==> flow/design.v <==
parameter WDEPTH = 8192;
parameter WDSIZE = 32;
parameter RDEPTH = 8192;
parameter RDSIZE = 32;
parameter AEMPT = 1;
parameter AFULL = 1;
parameter ASIZE = 13;
parameter RASIZE = 13;
module Echo(
    input clk,
    input rst,   
    input  [15:0] audio_in,
    input in_able,
    output reg  [15:0] audio_out
);
parameter DELAY = 100;  
reg  [15:0] delay_line[0:DELAY-1];
reg [15:0] write_ptr = 0;
reg [15:0] read_ptr = 0;
reg [15:0]  count;
integer i;
always@(posedge clk or negedge rst) begin
    if (!rst)     count <= 16'd0; 
    else if(count==16'd10)  count<=16'd0;
    else  count <=count+16'd1;
    end
always@(posedge clk or negedge rst) begin
    if (!rst)     write_ptr <= 16'd50; 
    else if(write_ptr==16'd100)  write_ptr<=16'd0;
    else if(count==16'd10) write_ptr <=write_ptr+16'd1;
    end  
always@(posedge clk or negedge rst) begin
    if (!rst)     read_ptr <= 16'd0; 
    else if(read_ptr==16'd100)  read_ptr<=16'd0;
    else if(count==16'd10)  read_ptr <=read_ptr+16'd1;
    end  
always @(posedge clk or negedge rst) begin
    if (!rst) begin   
        audio_out <= 0;  
        end
    else 
    if(in_able)begin
        if(count==16'd10) begin
            delay_line[write_ptr] <= audio_in;
        end
        else     
            audio_out <=  audio_in + delay_line[read_ptr];  
    end
end
endmodule
module EchoProcessor(
    input clk,
    input rst,   
    input in_able,
    input  [31:0] audio_in,
    output reg  [31:0] audio_out
);
    wire  [15:0] upper_out;
    wire  [15:0] lower_out;
    Echo upper_echo (
        .clk(clk),
        .rst(rst),
        .audio_in(audio_in[31:16]),  
        .in_able(in_able),
        .audio_out(upper_out)         
    );
    Echo lower_echo (
        .clk(clk),
        .rst(rst),
        .audio_in(audio_in[15:0]),  
        .in_able(in_able),
        .audio_out(lower_out)         
    );
    always @(posedge clk or negedge rst) begin
        if (!rst) begin
            audio_out <= 0;  
        end else begin
            if(in_able)
            audio_out <= {upper_out, lower_out};  
            else
             audio_out <= audio_in;
        end
    end
endmodule
== Reports on EchoProcessor ==
The steps from the RTL of EchoProcessor to its reports follow in flow order.
Lines are those of the file above, counted from 1.
Cell names lack the library's common part.
Not given: -

* Top module: EchoProcessor
* Clock: clk
* Cell library: sky130hd
* Corner: tt_025C_1v80

== Word-level counts ==
Source: Yosys, flattened and elaborated. Widths are those after wreduce. Registers that Yosys merges into a memory's read port (data or address) are not register bits. Print and check cells do not count. Equal cells are merged and count once.

* Add/sub/neg operators: 8
* Multiply operators: 0
* Div/mod/pow operators: 0
* $lt $le $gt $ge: 0
* Equal/unequal tests: 402
* Shift-type cells: 0
* Multiplexer cells: 17
* Bitwise logic cells: 2
* Reductions and logical operators: 210

{| class="wikitable"
|+ Operators by type and width
! cell !! number
|-
| 16-bit case mux with 100-bit select || 2
|-
| 7-bit equality test (second input constant) || 144
|-
| 7-bit by 6-bit equality test with 1-bit output (second input constant) || 128
|-
| 4-bit AND reduction || 200
|-
| 7-bit by 5-bit equality test with 1-bit output (second input constant) || 64
|-
| 7-bit by 4-bit equality test with 1-bit output (second input constant) || 32
|-
| 16-bit two-way mux || 14
|-
| 7-bit by 3-bit equality test with 1-bit output (second input constant) || 16
|-
| 16-bit by 1-bit adder with 16-bit output (second input constant) || 6
|-
| 16-bit by 7-bit equality test with 1-bit output (second input constant) || 4
|-
| 7-bit by 2-bit equality test with 1-bit output (second input constant) || 8
|-
| 16-bit adder || 2
|-
| 16-bit by 4-bit equality test with 1-bit output (second input constant) || 2
|-
| 32-bit two-way mux || 1
|-
| 7-bit by 1-bit equality test with 1-bit output (second input constant) || 4
|-
| 7-bit logical NOT || 4
|-
| 2-bit nonzero test || 4
|-
| 2-bit AND reduction || 2
|-
| 1-bit NOT || 2
|}

* Register bits: 3360
* Bits in latches: 0
* Memory bits (writable): 0
* ROM bits: 0
* Word width x clocked read ports: 0
* Memories: 0
* Bits of input ports: 35
* Output and inout bits: 32
* Elaborated cells: 848

== Logic depth ==
Longest topological path by Yosys (ltp), each cell counted once; first at word level (registers and memories cut), then after technology mapping (sequential cells cut; the memories' decode and read muxes count).

* Depth in word-level cells: 5
* ABC_AREA: 1
* Gate-level depth with buffers: 30
* Mapped depth without buffers: 28

== Netlist ==
The flow's flattened synthesis, as Yosys stat reports it; memories are mapped. The netlist is that of the ABC_AREA named above (0 if unset); the other value can give another one.
Totals and module areas in this step are rounded.

{| class="wikitable"
|+ Cells by type
! cell !! number !! total area (µm²)
|-
| edfxtp_1 || 3200 || 9.61E+04
|-
| nand2_1 || 2072 || 7.78E+03
|-
| a22o_1 || 656 || 5745.51
|-
| dfrtp_1 || 154 || 3.85E+03
|-
| nor2_1 || 950 || 3565.92
|-
| a221oi_1 || 254 || 2.22E+03
|-
| inv_1 || 518 || 1.94E+03
|-
| nand3_1 || 256 || 1.28E+03
|-
| nand4_1 || 161 || 1.01E+03
|-
| buf_2 || 178 || 890.854
|-
| o21ai_0 || 143 || 715.686
|-
| ha_1 || 52 || 650.624
|-
| a21oi_1 || 112 || 560.538
|-
| nor2_2 || 71 || 444.176
|-
| xor2_1 || 45 || 394.128
|-
| nor3_1 || 77 || 385.37
|-
| a32o_1 || 28 || 280.269
|-
| nor4_1 || 43 || 269.008
|}

Other cell types: 39; their cells: 319.

* Cells in the netlist: 9289
* Synthesis area: 130000 µm²
* Area of sequential cells: 100000 µm²
* Mapped flip-flops: 3360
* Buffers: 273

== Worst setup path after synthesis ==
OpenSTA on the mapped netlist: ideal clock, no wires. The path of least setup slack (recovery checks aside). Input and output delay are each 20% of the period. Register names are those of the netlist, which keeps one name where synthesis merged equal registers.

* Path kind: register to register
* From: register upper_echo.read_ptr[0]
* To: register upper_echo.audio_out[12]
* Period: 5.15 ns
* Library setup time: 0.131 ns
* Time at the first pin: 0.000 ns
* Arrival time: 3.846 ns
* Required time: 5.019 ns
* Setup slack: 1.173 ns
* Path delay: 3.977 ns
* Driving pins on the path: 27
* Buffers on the path: 3
* Period reached after synthesis: 3.977 ns

"path delay" = arrival - input delay + setup time.
"driving pins on the path" counts driving pins, that of a launching flip-flop among them; a cell with two outputs on the path counts twice.
"period reached after synthesis" = period - worst setup slack (recovery checks aside). The figure is calculated, with input and output delays left at 20% of the set period.
Between the ends stands the longest chain of elaborated cells between them, by number of cells; it is not shown to be the way that was timed. Of several equally long chains one is given.
A line is the first line of the expression or statement that the cell stems from. Yosys adds cells for indexed reads and writes and turns some case tables into memories.
At most two assigning lines are given for a register; there are more.

* Cells stage by stage: dfrtp_1 inv_1 ha_1 clkbuf_2 nand3_2 inv_2 buf_2 nand2_2 inv_1 buf_2 a22o_1 nor4_1 nand3_1 nor2_1 nand3_1 nand2_1 inv_1 ha_1 fa_1 a21oi_1 o21ai_0 a21boi_0 nor2_1 o2bb2ai_1 o21ai_0 nor2_1 o22ai_1
* Length of the longest elaborated chain: 5
* Elaborated cells between the ends (all ways): 104
* RTL lines with such cells: 3
* Those cells by class: 1 x add/sub; 99 x eq/ne; 3 x mux; 1 x reduce/logical

{| class="wikitable"
|+ RTL lines, path after synthesis
! what !! line !! text
|-
| from (decl) || 19 || <nowiki>reg [15:0] read_ptr = 0;</nowiki>
|-
| from (assign) || 33 || <nowiki>if (!rst)     read_ptr <= 16'd0;</nowiki>
|-
| from (assign) || 35 || <nowiki>else if(count==16'd10)  read_ptr <=read_ptr+16'd1;</nowiki>
|-
| 7-bit equality test || 47 || <nowiki>audio_out <=  audio_in + delay_line[read_ptr];</nowiki>
|-
| 16-bit case mux with 100-bit select || 47 ||
|-
| 16-bit two-way mux || 43 || <nowiki>if(count==16'd10) begin</nowiki>
|-
| 16-bit two-way mux || 42 || <nowiki>if(in_able)begin</nowiki>
|-
| 16-bit adder || 47 ||
|-
| to (assign) || 39 || <nowiki>audio_out <= 0;</nowiki>
|-
| to (assign) || 47 ||
|-
| to (decl) || 14 || <nowiki>output reg  [15:0] audio_out</nowiki>
|}

== Timing after layout ==
From the final timing report of run 1: the path of least setup slack in the routed layout; clock arrival at registers is part of the times.

* Path kind: register to register
* From: register lower_echo.read_ptr[2]
* To: register lower_echo.audio_out[12]
* Period: 8.11 ns
* Library setup time: 0.05 ns
* Time at the first pin: 0.94 ns
* Arrival time: 8.50 ns
* Required time: 8.99 ns
* Setup slack: 0.49 ns
* Driving pins on the path: 26
* Buffers on the path: 0

Between the ends stands the longest chain of elaborated cells between them, by number of cells; it is not shown to be the way that was timed. Of several equally long chains one is given.
At most two assigning lines are given for a register; there are more.

* Cells stage by stage: dfrtp_1 nor2_1 nand2_1 inv_1 nand2_1 inv_1 nand2_1 nand2_1 a221oi_1 nand2_1 nor2_1 nand2_1 nor2_1 nand3_1 nand2_1 inv_1 fa_1 a21oi_1 o21ai_0 a21boi_0 nor2_1 o2bb2ai_1 o21ai_0 nand2_1 nand2_1 o22ai_1
* Length of the longest elaborated chain: 5
* Elaborated cells between the ends (all ways): 104
* RTL lines with such cells: 3
* Those cells by class: 1 x add/sub; 99 x eq/ne; 3 x mux; 1 x reduce/logical

{| class="wikitable"
|+ RTL lines, path after layout
! what !! line !! text
|-
| from (decl) || 19 || <nowiki>reg [15:0] read_ptr = 0;</nowiki>
|-
| from (assign) || 33 || <nowiki>if (!rst)     read_ptr <= 16'd0;</nowiki>
|-
| from (assign) || 35 || <nowiki>else if(count==16'd10)  read_ptr <=read_ptr+16'd1;</nowiki>
|-
| 7-bit equality test || 47 || <nowiki>audio_out <=  audio_in + delay_line[read_ptr];</nowiki>
|-
| 16-bit case mux with 100-bit select || 47 ||
|-
| 16-bit two-way mux || 43 || <nowiki>if(count==16'd10) begin</nowiki>
|-
| 16-bit two-way mux || 42 || <nowiki>if(in_able)begin</nowiki>
|-
| 16-bit adder || 47 ||
|-
| to (assign) || 39 || <nowiki>audio_out <= 0;</nowiki>
|-
| to (assign) || 47 ||
|-
| to (decl) || 14 || <nowiki>output reg  [15:0] audio_out</nowiki>
|}

Subject: EchoProcessor on sky130hd, stored results

Hello all,

Measured results for EchoProcessor: 2 stored runs of the Yosys and OpenROAD flow on sky130hd. The settings differ; the order carries no meaning. The constraints put input and output delay at 20% of the set period each and load the outputs with 0.01 pF.
"clock period achieved": clock period set for the run, less the worst setup slack. It is reckoned from that one timing run; input and output delays stay at 20% of the period that was set.
"time used up by the worst setup path" means the part of the period allowed to the worst setup path (the constraints hold back 20% at inputs and 20% at outputs) less its slack; where the path has registers, the arrival times of their clocks count too.
Results are given in rounded form.

=== Run 1 ===
{| class="wikitable"
! Setting !! Value
|-
| period_ns || 8.11
|-
| CORE_UTILIZATION || 36
|-
| PLACE_DENSITY || 0.61
|-
| CORE_ASPECT_RATIO || 1.46
|-
| CELL_PAD_IN_SITES_GLOBAL_PLACEMENT || 2
|-
| CELL_PAD_IN_SITES_DETAIL_PLACEMENT || 1
|-
| ABC_AREA || 1
|-
| CTS_CLUSTER_SIZE || 79
|-
| CTS_CLUSTER_DIAMETER || 347
|-
| MIN_ROUTING_LAYER || met1
|-
| MAX_ROUTING_LAYER || met5
|-
| CAP_MARGIN || 20
|-
| CORE_MARGIN || 2
|-
| SLEW_MARGIN || 20
|-
! Result !! Value
|-
| Mapped cell area after synthesis || 130000 µm²
|-
| Full die area || 367000 µm²
|-
| Standard-cell area of the final layout || 144000 µm²
|-
| Final design utilization || 0.398
|-
| Worst setup slack after layout || 0.491 ns
|-
| Clock period achieved || 7.619 ns
|-
| Time used up by the worst setup path || 7.62 ns
|-
| Critical path type || register to register
|}

=== Run 2 ===
{| class="wikitable"
! Setting !! Value
|-
| period_ns || 6.93
|-
| CORE_UTILIZATION || 16
|-
| SETUP_SLACK_MARGIN || 0.34
|-
| PLACE_DENSITY || 0.55
|-
| CORE_ASPECT_RATIO || 0.55
|-
| CORE_MARGIN || 5
|-
| TNS_END_PERCENT || 85
|-
| GPL_TIMING_DRIVEN || 0
|-
| CAP_MARGIN || 25
|-
| SLEW_MARGIN || 5
|-
| MAX_ROUTING_LAYER || met4
|-
! Result !! Value
|-
| Mapped cell area after synthesis || 125000 µm²
|-
| Full die area || 801000 µm²
|-
| Standard-cell area of the final layout || 163000 µm²
|-
| Final design utilization || 0.21
|-
| Worst setup slack after layout || -0.045 ns
|-
| Clock period achieved || 6.975 ns
|-
| Time used up by the worst setup path || 6.97 ns
|-
| Critical path type || register to register
|}

Thanks
